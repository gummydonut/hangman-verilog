==> flow/design.v <==
module statemachineforpigs(Q, confirm, Resetn, clock,T,a,b,c,d,e,f,slotA,slotB,slotC,slotD,slotE,slotF,W);
	input confirm, clock, Resetn;
	input [4:0]Q;
	output reg T = 0;
	output reg [4:0] slotA;
	output reg [4:0] slotB;
	output reg [4:0] slotC;
	output reg [4:0] slotD;
	output reg [4:0] slotE;
	output reg [4:0] slotF;
	reg [4:1] y;
	output reg a,b,c,d,e,f;
	output integer W = 0;
	reg c1=0,c2=0,c3=0,c4=0,c5=0,c6=0;
	parameter A= 4'b0000, B = 4'b0001, C=4'b0010, D=4'b0011, E= 4'b0100, F= 4'b0101, G=4'b0110, H=4'b0111, Z=4'b1100, LO=4'b1101, WI=4'b1110;
	always@(negedge Resetn, posedge clock)
	if (Resetn==0) 
		begin
			W=0;
			c1=0;c2=0;c3=0;c4=0;c5=0;c6=0;
			y<=A;
			slotA = 5'b00000; slotB = 5'b00000; slotC = 5'b00000; slotD = 5'b00000; slotE = 5'b00000; slotF = 5'b00000;
		end
		else
			case(y)
					A: if(confirm)
						begin
							a=1;b=1;c=1;d=1;e=1;f=1;
							y <= B;
							slotA <= Q;
						end
						else y <= A;
					B: if(confirm)
						begin
							y <= C;
							slotB <= Q;
						end
						else y <= B;
					C:	if(confirm)
						begin
							y <= D;
							slotC <= Q;
						end
						else y <= C;
					D: if(confirm)
						begin
							y <= E;
							slotD <= Q;
						end
						else y <= D;
					E: if(confirm)
						begin
							y <= F;
							slotE <= Q;
						end
						else y <= E;
					F:	if(confirm)
						begin
							slotF <= Q;
							y<=Z;
						end
						else y <= F;
					Z: if(confirm)
						begin
							y<=G;
							a=0;b=0;c=0;d=0;e=0;f=0;
						end
					G: if(confirm)
						begin
							if(Q==slotA) a=1;
								else c1=1;
							if(Q==slotB) b=1;
								else c2=1;
							if(Q==slotC) c=1;
								else c3=1;
							if(Q==slotD) d=1;
								else c4=1;
							if(Q==slotE) e=1;
								else c5=1;
							if(Q==slotF) f=1;
								else c6=1;
							if (W==6) begin
							y<=LO; end
							else if (c1==1&c2==1&c3==1&c4==1&c5==1&c6==1) begin c1=0;c2=0;c3=0;c4=0;c5=0;c6=0; W=W+1; y<=G; end
							else if (a==1&b==1&c==1&d==1&e==1&f==1) y<=WI;
							else begin c1=0;c2=0;c3=0;c4=0;c5=0;c6=0; y<=G; end
						end
						else y<=G;
					WI: begin
						y<= WI;
						slotC=5'b10111;
						slotD=5'b01001;
						slotE=5'b01110;
						slotA=5'b00000;
						slotB=5'b00000;
						slotF=5'b00000;
						end
					LO: begin y<= LO; a=1;b=1;c=1;d=1;e=1;f=1;
						slotC=5'b01100;
						slotD=5'b01111;
						slotE=5'b10011;
						slotF=5'b00101;
						slotA=5'b00000;
						slotB=5'b00000; 
						end
					default: y <=4'bxxxx;
				endcase
endmodule
Tool chain data of statemachineforpigs
Tool output for the design above, in the order of the flow.
Lines are those of the file above, counted from 1.
Library cell names are shortened.
Not given: --
Set-up
  top: statemachineforpigs
  clock: clock
  library: sky130hd
  timing corner: tt_025C_1v80

Elaborated design
Source: Yosys, flattened and elaborated, memories not mapped. Widths are those after wreduce. Registers that Yosys merges into a memory's read port (data or address) are not register bits. Print and check cells do not count.
Storage and ports
  output and inout port bits: 69
  register bits: 78
  input port bits: 8
Operators by class
  mux-type cells: 87
  reduce/logical cells: 18
  add/sub/neg operators: 1
  equality and inequality tests: 24
  bitwise logic cells: 11
Operators with widths (count)
  1-bit 2-to-1 mux: 65
  5-bit parallel mux with 3-bit select: 4
  4-bit parallel mux with 10-bit select: 1
  32-bit by 2-bit adder with 32-bit output with constant B: 1
  32-bit by 4-bit == test with 1-bit output with constant B: 1
  5-bit == test: 6
  1-bit parallel mux with 4-bit select: 6
  4-bit 2-to-1 mux: 6
  5-bit parallel mux with 2-bit select: 2
  2-bit != test with constant B: 8
  2-bit AND reduction: 7
  3-bit nonzero test: 4
  4-bit by 3-bit == test with 1-bit output with constant B: 3
  4-bit == test with constant B: 3
  1-bit AND: 10
  4-bit by 2-bit == test with 1-bit output with constant B: 2
  5-bit AND reduction: 1
  5-bit 2-to-1 mux: 1
  2-bit nonzero test: 2
  4-bit by 1-bit == test with 1-bit output with constant B: 1
  4-bit zero test: 1
  4-bit AND reduction: 1
  4-bit nonzero test: 1
  3-bit 2-to-1 mux: 1
  2-bit OR reduction: 1
  2-bit 2-to-1 mux: 1
  1-bit NOT: 1

Longest topological paths
Depth = most cells in a row (Yosys ltp): at word level without a register or memory, in the mapped netlist without a sequential cell, where the memories' decode and read muxes count.
Depth
  word-level depth: 14
  ABC_AREA: 0
  gate-level depth with buffers: 10
  depth with buffers taken out: 9

Mapped cells and area
Yosys stat after the flow's synthesis: flattened, memories mapped to cells. It holds for the ABC_AREA given above (unset counts as 0); a run with the other value may have another netlist.
Cells by type
  dfrtp_1: count 77, area in all 1.93E+03 sq um
  xor2_1: count 45, area in all 394.128 sq um
  edfxtp_1: count 6, area in all 180.173 sq um
  a21oi_1: count 31, area in all 155.149 sq um
  xnor2_1: count 16, area in all 140.134 sq um
  nand2_1: count 29, area in all 108.854 sq um
  a32o_1: count 10, area in all 100.096 sq um
  o21ai_0: count 18, area in all 90.086 sq um
  mux2i_1: count 8, area in all 80.077 sq um
  nand3_1: count 15, area in all 75.072 sq um
  nor2b_1: count 12, area in all 75.072 sq um
  nor2_1: count 19, area in all 71.318 sq um
  and3_1: count 11, area in all 68.816 sq um
  nor3_1: count 13, area in all 65.062 sq um
  inv_1: count 14, area in all 52.55 sq um
  nor3_2: count 5, area in all 50.048 sq um
  nor4_2: count 4, area in all 50.048 sq um
  nand4_1: count 7, area in all 43.792 sq um
Other cell types: 33; their cells: 75.
Synthesis totals
  synthesis area: 4289.1 sq um
  sequential area: 2133.3 sq um
  buffers: 16
  flip-flops: 84
  standard cells after synthesis: 415

Worst setup path after synthesis
Source: OpenSTA report_checks on the synthesized netlist (no wires, ideal clock, input and output delay 20% of the period each), path of least setup slack; recovery checks are left aside. Register names are those of the netlist, which keeps one name where synthesis merged equal registers.
Path after synthesis
  path type: input port to flip-flop
  start: input Q[3]
  end: register c1
  external input delay: 0.532 ns
  path delay: 1.743 ns
  arrival: 2.202 ns
  driving pins on the path: 8
  path slack: 0.386 ns
  required time: 2.587 ns
  library setup time: 0.073 ns
  clock period: 2.66 ns
  synthesis period reached: 2.274 ns
"path delay" is the arrival time less input delay plus setup time.
"driving pins on the path": output pins that drive a net of the path, with the launching flip-flop's if there is one; two outputs of one cell count as two.
"synthesis period reached" is the clock period less the worst setup slack; recovery checks do not enter. This is arithmetic on one report: input and output delays are still those of the set period (20% each).
The rows between start and end are the longest chain of elaborated cells between them; the timing report does not say that the signal goes this way. Where chains are equally long, one stands for them.
A line is the first line of the expression or statement that the cell stems from. Yosys adds cells for indexed reads and writes and turns some case tables into memories.
A register here has more assigning lines than the two given.
On the way, after synthesis
  cells stage by stage: buf_4 xor2_1 nor3_1 a21oi_1 a2111oi_0 nand2_1 o21ai_0 nor2b_1
  cells in the longest elaborated chain: 12
  elaborated cells between the ends (all ways): 55
  RTL lines with such cells: 11
RTL lines, path after synthesis
  start: declaration: line 3  | input [4:0]Q;
  5-bit == test: line 70  | if(Q==slotA) a=1;
  1-bit 2-to-1 mux: line 70
  1-bit 2-to-1 mux: line 68  | G: if(confirm)
  1-bit 2-to-1 mux: line 25  | case(y)
  1-bit AND (5 in a row): line 85  | else if (a==1&b==1&c==1&d==1&e==1&f==1) y<=WI;
  1-bit 2-to-1 mux: line 85
  1-bit 2-to-1 mux: line 84  | else if (c1==1&c2==1&c3==1&c4==1&c5==1&c6==1) begin c1=0;c2=0;c3=0;c4=0;c5=0;c6=0; W=W+1; y<=G; end
  1-bit 2-to-1 mux: line 82  | if (W==6) begin
  end: assignment: line 84
  end: assignment: line 86  | else begin c1=0;c2=0;c3=0;c4=0;c5=0;c6=0; y<=G; end
  end: declaration: line 14  | reg c1=0,c2=0,c3=0,c4=0,c5=0,c6=0;

Worst path after layout
From the final timing report of entry B: the path of least setup slack in the routed layout; clock arrival at registers is part of the times.
Path post-layout
  path type: input port to flip-flop
  start: input Q[0]
  end: register c4
  driving pins on the path: 8
  library setup time: 0.07 ns
  path slack: 0.95 ns
  clock period: 4.65 ns
  external input delay: 0.93 ns
  arrival: 3.97 ns
  required time: 4.92 ns
The rows between start and end are the longest chain of elaborated cells between them; the timing report does not say that the signal goes this way. Where chains are equally long, one stands for them.
A register here has more assigning lines than the two given.
On the way, post-layout
  cells stage by stage: clkdlybuf4s50_1 xor2_1 nor3_1 a21oi_1 a2111oi_0 nand2_1 o21ai_0 nor2b_1
  cells in the longest elaborated chain: 12
  elaborated cells between the ends (all ways): 55
  RTL lines with such cells: 11
RTL lines, path post-layout
  start: declaration: line 3  | input [4:0]Q;
  5-bit == test: line 70  | if(Q==slotA) a=1;
  1-bit 2-to-1 mux: line 70
  1-bit 2-to-1 mux: line 68  | G: if(confirm)
  1-bit 2-to-1 mux: line 25  | case(y)
  1-bit AND (5 in a row): line 85  | else if (a==1&b==1&c==1&d==1&e==1&f==1) y<=WI;
  1-bit 2-to-1 mux: line 85
  1-bit 2-to-1 mux: line 84  | else if (c1==1&c2==1&c3==1&c4==1&c5==1&c6==1) begin c1=0;c2=0;c3=0;c4=0;c5=0;c6=0; W=W+1; y<=G; end
  1-bit 2-to-1 mux: line 82  | if (W==6) begin
  end: assignment: line 84
  end: assignment: line 86  | else begin c1=0;c2=0;c3=0;c4=0;c5=0;c6=0; y<=G; end
  end: declaration: line 14  | reg c1=0,c2=0,c3=0,c4=0,c5=0,c6=0;

Subject: statemachineforpigs on sky130hd, stored results

Hello all,

statemachineforpigs through Yosys and OpenROAD on sky130hd: 2 stored runs, unordered, with their settings and measured results. The constraints put input and output delay at 20% of the set period each and load the outputs with 0.01 pF.
By "achieved clock period (ns)" is meant the clock period of the run minus its worst setup slack. This is arithmetic on one report: input and output delays are still those of the set period (20% each).
"worst setup path time (ns)" means the part of the period allowed to the worst setup path (the constraints hold back 20% at inputs and 20% at outputs) less its slack; where the path has registers, the arrival times of their clocks count too.

settings of entry A
{
  "period_ns": 2.34,
  "CORE_UTILIZATION": 67,
  "SETUP_SLACK_MARGIN": 0.08,
  "PLACE_DENSITY_LB_ADDON": 0.01,
  "HOLD_SLACK_MARGIN": 0.22,
  "CORE_MARGIN": 3,
  "TNS_END_PERCENT": 60,
  "GPL_TIMING_DRIVEN": 1,
  "MIN_ROUTING_LAYER": "met2",
  "CAP_MARGIN": 20,
  "SLEW_MARGIN": 20
}
report of entry A: did not finish, cts, DPL-0038

settings of entry B
{
  "period_ns": 4.65,
  "CORE_UTILIZATION": 20,
  "PLACE_DENSITY": 0.93,
  "CORE_MARGIN": 5,
  "SLEW_MARGIN": 30,
  "CAP_MARGIN": 20
}
report of entry B
yosys chip area after synthesis (um^2): 4289.1
finish__design__die__area: 24475.0
finish__design__instance__utilization: 0.2688
finish__timing__setup__ws: 0.951
finish__timing__setup__tns: 0.000
finish__timing__hold__ws: 0.500
achieved clock period (ns): 3.699
worst setup path time (ns): 2.77
worst setup path kind: input port to flip-flop

Thanks
